==> flow/design.v <==
module D_FF_1 (q, d, clk);
    output reg q;
    input d, clk;
    always @(posedge clk) 
    begin
        q <= d;    
    end
endmodule
module D_FF (q, d, clk);
    output [31:0] q;
    input [31:0] d;
    input clk;
    genvar i;
    generate
        for (i = 0;i < 32 ; i=i+1) 
        begin : D_FF_loop
            D_FF_1 utt8 (q[i], d[i], clk);
        end
    endgenerate
endmodule
module FA (sum, c_out, a, b, c_in);
    output sum;
    output c_out;
    input a, b;
    input c_in;
    wire c1, s1, s2;
    xor(s1, a, b);
    and(c1, a, b);
    xor(sum, c_in, s1);
    and(s2, c_in, s1);
    xor(c_out, c1, s2);
endmodule
module adder_structure (s, co, a, b, ci);
    parameter N = 32;
    output [N-1:0] s;
    output co;
    input [N-1:0] a, b;
    input ci;
    wire [N:0] c;
    assign c[0] = ci;
    genvar i;
    generate
        for(i = 0; i < N; i=i+1)
            begin:FA_loop
                FA fa(s[i], c[i+1], a[i], b[i], c[i]);
            end
    endgenerate
    assign co = c[N];
endmodule
module adder_structure_reg (s, co, a, b, ci, clk);
    parameter N = 32;
    output [N-1:0] s;
    output co;
    input [N-1:0] a, b;
    input ci, clk;
    wire [N-1:0] sum;
    wire c_out;
    adder_structure uut4 (sum, c_out, a, b, ci);
    D_FF utt5 (s, sum, clk);
    D_FF_1 utt6 (co, c_out, clk);
endmodule
### From RTL to reports: adder_structure_reg

What the tools print for adder_structure_reg, step after step.
Lines are those of the file above, counted from 1.
Operators: Yosys type, input widths -> output width; for muxes data width and select width s.
Library cell names are shortened.
Not given: n/a

| set-up | value |
|---|---|
| top module | adder_structure_reg |
| clock port | clk |
| library | sky130hd |
| timing corner | tt_025C_1v80 |

### After elaboration

Yosys after proc, flatten, opt, wreduce and memory -nomap, before mapping. Enables and synchronous resets that opt folds into registers are not counted as muxes. Memory bits, and registers merged into a memory's read port (data or address), are not among the register bits. Print and check cells are not counted. Equal cells are merged and count once.

| operators by class | value |
|---|---|
| bitwise logic cells | 160 |

Operators by type and width:

| cell | number |
|---|---|
| $xor 1x1->1 | 96 |
| $and 1x1->1 | 64 |

| storage and ports | value |
|---|---|
| register bits | 33 |
| input bits | 66 |
| output and inout bits | 33 |
| word-level cells | 193 |

### Logic depth

Longest topological path by Yosys (ltp), each cell counted once; first at word level (registers and memories cut), then after technology mapping (sequential cells cut; the memories' decode and read muxes count).

| depth | value |
|---|---|
| word-level depth | 65 |
| ABC_AREA | 0 |
| mapped depth | 32 |
| gate-level depth less buffers | 32 |

### Netlist

The flow's flattened synthesis, as Yosys stat reports it; memories are mapped. The netlist is that of the ABC_AREA named above (0 if unset); the other value can give another one.
Totals and module areas in this step are rounded.

| synthesis totals | value |
|---|---|
| mapped cells | 97 |
| mapped area | 1500 µm² |
| sequential area | 660 µm² |
| flip-flop cells | 33 |
| buffers | 32 |

Cells by type:

| cell type | number | area in all (µm²) |
|---|---|---|
| dfxtp_1 | 33 | 660.634 |
| fa_1 | 32 | 640.614 |
| buf_4 | 32 | 240.23 |

By module: a second synthesis without flattening, with its own total; a netlist apart from the flattened one above.

| second synthesis, totals | value |
|---|---|
| cell total of the unflattened synthesis | 65 |
| area total of the unflattened synthesis | 1300 µm² |

Rows give one instance, submodules left out.

Modules:

| module | instances | cells | area (µm²) | sequential area (µm²) |
|---|---|---|---|---|
| D_FF_1 | 33 | 1 | 20 | 20 |
| FA | 32 | 1 | 20 | 0.0 |
| D_FF | 1 | 0 | 0.0 | 0.0 |
| adder_structure | 1 | 0 | 0.0 | 0.0 |
| adder_structure_reg | 1 | 0 | 0.0 | 0.0 |

### Timing after synthesis

OpenSTA on the mapped netlist: ideal clock, no wires. The path of least setup slack (recovery checks aside). Input and output delay are each 20% of the period. Register names are those of the netlist, which keeps one name where synthesis merged equal registers.

| timing path post-synthesis | value |
|---|---|
| kind | in2reg |
| start | input a[0] |
| end | register utt5.D_FF_loop[31].utt8.q |
| clock period | 23.0 ns |
| external input delay | 4.600 ns |
| library setup time | 0.131 ns |
| time at the first pin | 4.600 ns |
| data arrival time | 16.825 ns |
| data required time | 22.869 ns |
| setup slack | 6.043 ns |
| delay of the path | 12.356 ns |
| stages on the path | 32 |
| buffers on the path | 0 |
| synthesis period reached | 16.957 ns |

"delay of the path" = arrival - input delay + setup time.
"stages on the path": output pins that drive a net of the path, with the launching flip-flop's if there is one; two outputs of one cell count as two.
"synthesis period reached" is the clock period less the worst setup slack; recovery checks do not enter. This is arithmetic on one report: input and output delays are still those of the set period (20% each).
The rows between start and end are the longest chain of elaborated cells between them; the timing report does not say that the signal goes this way. Where chains are equally long, one stands for them.
A line is the first line of the expression or statement that the cell stems from. Yosys adds cells for indexed reads and writes and turns some case tables into memories.

| on the way, post-synthesis | value |
|---|---|
| cell sequence | fa_1 -> fa_1 -> fa_1 -> fa_1 -> fa_1 -> fa_1 -> fa_1 -> fa_1 -> fa_1 -> fa_1 -> fa_1 -> fa_1 -> fa_1 -> fa_1 -> fa_1 -> fa_1 -> fa_1 -> fa_1 -> fa_1 -> fa_1 -> fa_1 -> fa_1 -> fa_1 -> fa_1 -> fa_1 -> fa_1 -> fa_1 -> fa_1 -> fa_1 -> fa_1 -> fa_1 -> fa_1 |
| length of the longest elaborated chain | 64 |
| elaborated cells on any way between the ends | 65 |
| RTL lines with such cells | 5 |
| classes of those cells | logic (65) |

RTL lines, path post-synthesis:

| what | line | RTL |
|---|---|---|
| start: declaration | 54 | `input [N-1:0] a, b;` |
| $xor 1x1->1 | 27 | `xor(s1, a, b);` |
| $and 1x1->1 | 30 | `and(s2, c_in, s1);` |
| $xor 1x1->1 | 31 | `xor(c_out, c1, s2);` |
| $and 1x1->1 | 30 |  |
| $xor 1x1->1 | 31 |  |
| $and 1x1->1 | 30 |  |
| $xor 1x1->1 | 31 |  |
| (+50 left out) | n/a |  |
| $and 1x1->1 | 30 |  |
| $xor 1x1->1 | 31 |  |
| $and 1x1->1 | 30 |  |
| $xor 1x1->1 | 31 |  |
| $and 1x1->1 | 30 |  |
| $xor 1x1->1 | 31 |  |
| $xor 1x1->1 | 29 | `xor(sum, c_in, s1);` |
| end: assignment | 6 | `q <= d;` |
| end: declaration | 2 | `output reg q;` |

### Path in the finished layout

From the final timing report of run 1: the path of least setup slack in the routed layout; clock arrival at registers is part of the times.

| timing path after layout | value |
|---|---|
| kind | in2reg |
| start | input ci |
| end | register utt5.D_FF_loop[31].utt8.q |
| clock period | 11.1 ns |
| external input delay | 2.22 ns |
| library setup time | 0.05 ns |
| time at the first pin | 2.22 ns |
| data arrival time | 13.74 ns |
| data required time | 11.32 ns |
| setup slack | -2.42 ns |
| stages on the path | 33 |
| buffers on the path | 1 |

The rows between start and end are the longest chain of elaborated cells between them; the timing report does not say that the signal goes this way. Where chains are equally long, one stands for them.

| on the way, after layout | value |
|---|---|
| cell sequence | buf_6 -> fa_2 -> fa_2 -> fa_2 -> fa_2 -> fa_2 -> fa_2 -> fa_2 -> fa_2 -> fa_2 -> fa_2 -> fa_2 -> fa_2 -> fa_2 -> fa_2 -> fa_2 -> fa_2 -> fa_2 -> fa_2 -> fa_2 -> fa_2 -> fa_2 -> fa_2 -> fa_2 -> fa_2 -> fa_2 -> fa_2 -> fa_2 -> fa_2 -> fa_2 -> fa_2 -> fa_2 -> fa_2 |
| length of the longest elaborated chain | 63 |
| elaborated cells on any way between the ends | 63 |
| RTL lines with such cells | 3 |
| classes of those cells | logic (63) |

RTL lines, path after layout:

| what | line | RTL |
|---|---|---|
| start: declaration | 55 | `input ci, clk;` |
| $and 1x1->1 | 30 | `and(s2, c_in, s1);` |
| $xor 1x1->1 | 31 | `xor(c_out, c1, s2);` |
| $and 1x1->1 | 30 |  |
| $xor 1x1->1 | 31 |  |
| $and 1x1->1 | 30 |  |
| $xor 1x1->1 | 31 |  |
| $and 1x1->1 | 30 |  |
| (+49 left out) | n/a |  |
| $and 1x1->1 | 30 |  |
| $xor 1x1->1 | 31 |  |
| $and 1x1->1 | 30 |  |
| $xor 1x1->1 | 31 |  |
| $and 1x1->1 | 30 |  |
| $xor 1x1->1 | 31 |  |
| $xor 1x1->1 | 29 | `xor(sum, c_in, s1);` |
| end: assignment | 6 | `q <= d;` |
| end: declaration | 2 | `output reg q;` |

==> results <==
Flow measurements of adder_structure_reg on sky130hd: 2 stored runs with different settings, listed in no order. Input and output delays are each 20% of the period that was set; the output load is 0.01 pF.
"allowed time less slack (worst setup path)" is the time allowed to the run's worst setup path (the clock period less input and output delay, where it has them) less its slack. Clock arrival times count: a late capture clock shortens it, a late launch clock lengthens it.
The results are shown rounded.

#### Run 1

| setting | value |
|---|---|
| period_ns | `11.1` |
| CORE_UTILIZATION | `39` |
| PLACE_DENSITY_LB_ADDON | `0.07` |
| CORE_MARGIN | `6` |
| GPL_TIMING_DRIVEN | `0` |
| GPL_ROUTABILITY_DRIVEN | `1` |
| CTS_CLUSTER_DIAMETER | `78` |
| SLEW_MARGIN | `10` |
| CAP_MARGIN | `20` |

| result | value |
|---|---|
| netlist area reported by Yosys | 1500 µm² |
| area of the die | 5600 µm² |
| standard-cell area after routing | 2700 µm² |
| worst setup slack after layout | -2.4 ns |
| final setup TNS | -12 ns |
| worst hold slack in the final report | 2.2 ns |
| allowed time less slack (worst setup path) | 11.30 ns |
| worst setup path kind | in2reg |

#### Run 2

| setting | value |
|---|---|
| period_ns | `20.0` |
| CORE_UTILIZATION | `38` |
| SETUP_SLACK_MARGIN | `1.82` |
| CORE_ASPECT_RATIO | `0.99` |
| TNS_END_PERCENT | `20` |
| GPL_TIMING_DRIVEN | `0` |
| GPL_ROUTABILITY_DRIVEN | `1` |
| CAP_MARGIN | `20` |
| CORE_MARGIN | `2` |
| SLEW_MARGIN | `20` |

| result | value |
|---|---|
| netlist area reported by Yosys | 1500 µm² |
| area of the die | 4600 µm² |
| standard-cell area after routing | 2700 µm² |
| worst setup slack after layout | 3.0 ns |
| final setup TNS | 0.000 ns |
| worst hold slack in the final report | 4.4 ns |
| allowed time less slack (worst setup path) | 13.02 ns |
| worst setup path kind | in2reg |
