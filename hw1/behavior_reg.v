==> flow/design.v <==
module D_FF_1 (q, d, clk);
    output reg q;
    input d, clk;
    always @(posedge clk) 
    begin
        q <= d;    
    end
endmodule
module D_FF (q, d, clk);
    output [31:0] q;
    input [31:0] d;
    input clk;
    genvar i;
    generate
        for (i = 0;i < 32 ; i=i+1) 
        begin : D_FF_loop
            D_FF_1 utt8 (q[i], d[i], clk);
        end
    endgenerate
endmodule
module adder_behavior (s, co, a, b, ci);
    parameter N = 32;
    output reg [N-1:0] s;
    output reg co;
    input [N-1:0] a, b;
    input ci;
    always @(*) 
    begin
        {co, s} = a + b + ci;
    end
endmodule
module adder_behavior_reg (s, co, a, b, ci, clk);
    parameter N = 32;
    output [N-1:0] s;
    output co;
    input [N-1:0] a, b;
    input ci, clk;
    wire [N-1:0] sum;
    wire c_out;
    adder_behavior utt13 (sum, c_out, a, b, ci);
    D_FF_1 utt14 (co, c_out, clk);
    D_FF utt15 (s, sum, clk);
endmodule
== Step by step through the tools: adder_behavior_reg ==
What the tools print for adder_behavior_reg, step after step.
Lines are those of the file above, counted from 1.
Operators carry their Yosys type and port widths (W data, S select, Z words).
Library cell names are shortened.
A cell with n/a has no value.
Design
  design top: adder_behavior_reg
  clock input: clk
  cell library: sky130hd
  timing corner: tt_025C_1v80

== Word level ==
Yosys after proc, flatten, opt, wreduce and memory -nomap, before mapping. Enables and synchronous resets that opt folds into registers are not counted as muxes. Memory bits, and registers merged into a memory's read port (data or address), are not among the register bits. Print and check cells are not counted. Equal cells are merged and count once.
Cells by class
  $add $sub $neg: 2
Operators with widths (number)
  $add A32 B32 Y33: 1
  $add A33 B1 Y33: 1
Word-level totals
  flip-flop bits (word level): 33
  elaborated cells: 35
  input port bits: 66
  output and inout bits: 33

== Logic depth ==
Longest topological path by Yosys (ltp), each cell counted once; first at word level (registers and memories cut), then after technology mapping (sequential cells cut; the memories' decode and read muxes count).
Depth
  depth in word-level cells: 2
  ABC_AREA: 0
  depth in mapped cells: 10
  gate-level depth less buffers: 10

== After synthesis ==
The flow's flattened synthesis, as Yosys stat reports it; memories are mapped. The netlist is that of the ABC_AREA named above (0 if unset); the other value can give another one.
Cell types
  dfxtp_1: number 33, area in all 660.634 um^2
  ha_1: number 31, area in all 387.872 um^2
  buf_4: number 32, area in all 240.23 um^2
  a21o_1: number 17, area in all 127.622 um^2
  xnor2_1: number 14, area in all 122.618 um^2
  xor2_1: number 12, area in all 105.101 um^2
  a21oi_1: number 17, area in all 85.082 um^2
  o21ai_0: number 12, area in all 60.058 um^2
  nor2_1: number 15, area in all 56.304 um^2
  a31oi_1: number 7, area in all 43.792 um^2
  fa_1: number 2, area in all 40.038 um^2
  o211ai_1: number 5, area in all 37.536 um^2
  nand2_1: number 9, area in all 33.782 um^2
  nand3_1: number 6, area in all 30.029 um^2
  o21bai_1: number 4, area in all 30.029 um^2
  inv_1: number 6, area in all 22.522 um^2
  and3_1: number 3, area in all 18.768 um^2
  nand4_1: number 3, area in all 18.768 um^2
Other cell types: 25; their cells: 38.
Synthesis totals
  synthesis area: 2411.1 um^2
  cell count: 266
  sequential part of the area: 660.6 um^2
  flip-flops: 33
  buffer cells: 34
By module: a second synthesis without flattening, with its own total; a netlist apart from the flattened one above.
Unflattened totals
  cells (unflattened synthesis): 278
  area (unflattened synthesis): 2399.8 um^2
Each row is one instance without its submodules.
Modules
  adder_behavior: cells 245, times used 1, area 1739.2 um^2
  D_FF_1: cells 1, times used 33, area 20.0 um^2
  D_FF: cells 0, times used 1, area 0.0 um^2
  adder_behavior_reg: cells 0, times used 1, area 0.0 um^2

== Worst setup path after synthesis ==
OpenSTA on the mapped netlist: ideal clock, no wires. The path of least setup slack (recovery checks aside). Input and output delay are each 20% of the period. Register names are those of the netlist, which keeps one name where synthesis merged equal registers.
Path post-synthesis
  path type: input port to flip-flop
  from: input port a[0]
  to: register utt15.D_FF_loop[30].utt8.q
  stages on the path: 10
  slack: 0.482 ns
  input delay: 0.748 ns
  path delay: 2.510 ns
  arrival time: 3.194 ns
  clock period: 3.74 ns
  time at the first pin: 0.748 ns
  buffers on the path: 0
  period reached after synthesis: 3.258 ns
"path delay" = arrival - input delay + setup time.
"stages on the path": output pins that drive a net of the path, with the launching flip-flop's if there is one; two outputs of one cell count as two.
"period reached after synthesis" is the clock period less the worst setup slack; recovery checks do not enter. This is arithmetic on one report: input and output delays are still those of the set period (20% each).
The rows between start and end are the longest chain of elaborated cells between them; the timing report does not say that the signal goes this way. Where chains are equally long, one stands for them.
Each line given opens the expression or statement behind the cell; cells for indexed reads and writes are added by Yosys, which also makes memories of some case tables.
On the way, post-synthesis
  cells stage by stage: fa_1 -> fa_1 -> a21o_1 -> a21oi_2 -> o211ai_1 -> nand3_1 -> a32oi_2 -> a41o_1 -> or4_1 -> nand4_1
  length of the longest elaborated chain: 2
  elaborated cells between the ends (all ways): 2
  RTL lines with such cells: 1
Ends and longest elaborated chain, post-synthesis
  start, declared: line 36  | input [N-1:0] a, b;
  $add A32 B32 Y33: line 29  | {co, s} = a + b + ci;
  $add A33 B1 Y33: line 29
  end, assigned: line 6  | q <= d;
  end, declared: line 2  | output reg q;

== Timing after layout ==
Path of least setup slack in the final report of run 2 (OpenROAD, finished layout, wires in). Where an end is a register, its clock arrival counts in the times.
Path after layout
  path type: input port to flip-flop
  from: input port ci
  to: register utt15.D_FF_loop[30].utt8.q
  buffers on the path: 1
  stages on the path: 11
  arrival time: 2.91 ns
  slack: -0.27 ns
  input delay: 0.48 ns
  clock period: 2.42 ns
  time at the first pin: 0.48 ns
The rows between start and end are the longest chain of elaborated cells between them; the timing report does not say that the signal goes this way. Where chains are equally long, one stands for them.
On the way, after layout
  cells stage by stage: buf_6 -> fa_2 -> fa_2 -> a21o_1 -> a21oi_2 -> o211ai_1 -> nand3_1 -> a32oi_2 -> a41o_1 -> or4_1 -> nand4_1
  length of the longest elaborated chain: 1
  elaborated cells between the ends (all ways): 1
  RTL lines with such cells: 1
Ends and longest elaborated chain, after layout
  start, declared: line 37  | input ci, clk;
  $add A33 B1 Y33: line 29  | {co, s} = a + b + ci;
  end, assigned: line 6  | q <= d;
  end, declared: line 2  | output reg q;

Add stored flow runs of adder_behavior_reg

adder_behavior_reg through Yosys and OpenROAD on sky130hd: 2 stored runs, unordered, with their settings and measured results. The constraints put input and output delay at 20% of the set period each and load the outputs with 0.01 pF.
"worst setup path time (ns)" is the time allowed to the run's worst setup path (the clock period less input and output delay, where it has them) less its slack. Clock arrival times count: a late capture clock shortens it, a late launch clock lengthens it.

Flow files of run 1
==> flow/run.sh <==
#!/bin/bash
# the make line also repeats the synthesis and layout settings of config.mk as NAME=value (left out here)
make -C /OpenROAD-flow-scripts/flow DESIGN_CONFIG=/design/flow/config.mk WORK_HOME=/design/flow/orfs CLKGATE_MAP_FILE= finish
==> flow/config.mk <==
export PLATFORM = sky130hd
export DESIGN_NAME = adder_behavior_reg
export DESIGN_NICKNAME = adder_behavior_reg
export VERILOG_FILES = /design/flow/design.v
export SDC_FILE = /design/flow/constraint.sdc
export NUM_CORES = 4
export LEC_CHECK = 0
export CAP_MARGIN = 40
export CELL_PAD_IN_SITES_DETAIL_PLACEMENT = 0
export CELL_PAD_IN_SITES_GLOBAL_PLACEMENT = 2
export CORE_ASPECT_RATIO = 0.68
export CORE_MARGIN = 10
export CORE_UTILIZATION = 61
export GPL_ROUTABILITY_DRIVEN = 1
export GPL_TIMING_DRIVEN = 1
export MAX_ROUTING_LAYER = met4
export PLACE_DENSITY_LB_ADDON = 0.08
export SETUP_SLACK_MARGIN = 0.76
export SLEW_MARGIN = 20
==> flow/constraint.sdc <==
create_clock -name core_clock -period 3.1 [get_ports {clk}]
set_input_delay 0.6200 -clock core_clock [delete_from_list [all_inputs] [get_ports {clk}]]
set_output_delay 0.6200 -clock core_clock [all_outputs]
set_load 0.01 [all_outputs]

report of run 1: did not finish, place, FLW-0024

Flow files of run 2
==> flow/run.sh <==
#!/bin/bash
# the make line also repeats the synthesis and layout settings of config.mk as NAME=value (left out here)
make -C /OpenROAD-flow-scripts/flow DESIGN_CONFIG=/design/flow/config.mk WORK_HOME=/design/flow/orfs CLKGATE_MAP_FILE= finish
==> flow/config.mk <==
export PLATFORM = sky130hd
export DESIGN_NAME = adder_behavior_reg
export DESIGN_NICKNAME = adder_behavior_reg
export VERILOG_FILES = /design/flow/design.v
export SDC_FILE = /design/flow/constraint.sdc
export NUM_CORES = 4
export LEC_CHECK = 0
export CAP_MARGIN = 20
export CORE_ASPECT_RATIO = 0.85
export CORE_MARGIN = 10
export CORE_UTILIZATION = 16
export HOLD_SLACK_MARGIN = 0.11
export PLACE_DENSITY = 0.41
export SETUP_SLACK_MARGIN = 0.02
export SLEW_MARGIN = 20
export TNS_END_PERCENT = 85
==> flow/constraint.sdc <==
create_clock -name core_clock -period 2.42 [get_ports {clk}]
set_input_delay 0.4840 -clock core_clock [delete_from_list [all_inputs] [get_ports {clk}]]
set_output_delay 0.4840 -clock core_clock [all_outputs]
set_load 0.01 [all_outputs]

report of run 2
yosys chip area after synthesis (um^2): 2411.1
finish__design__die__area: 20395.8
finish__design__instance__utilization: 0.2940
finish__timing__setup__ws: -0.266
finish__timing__setup__tns: -1.544
finish__timing__hold__ws: 0.472
worst setup path time (ns): 2.20
worst setup path kind: input port to flip-flop
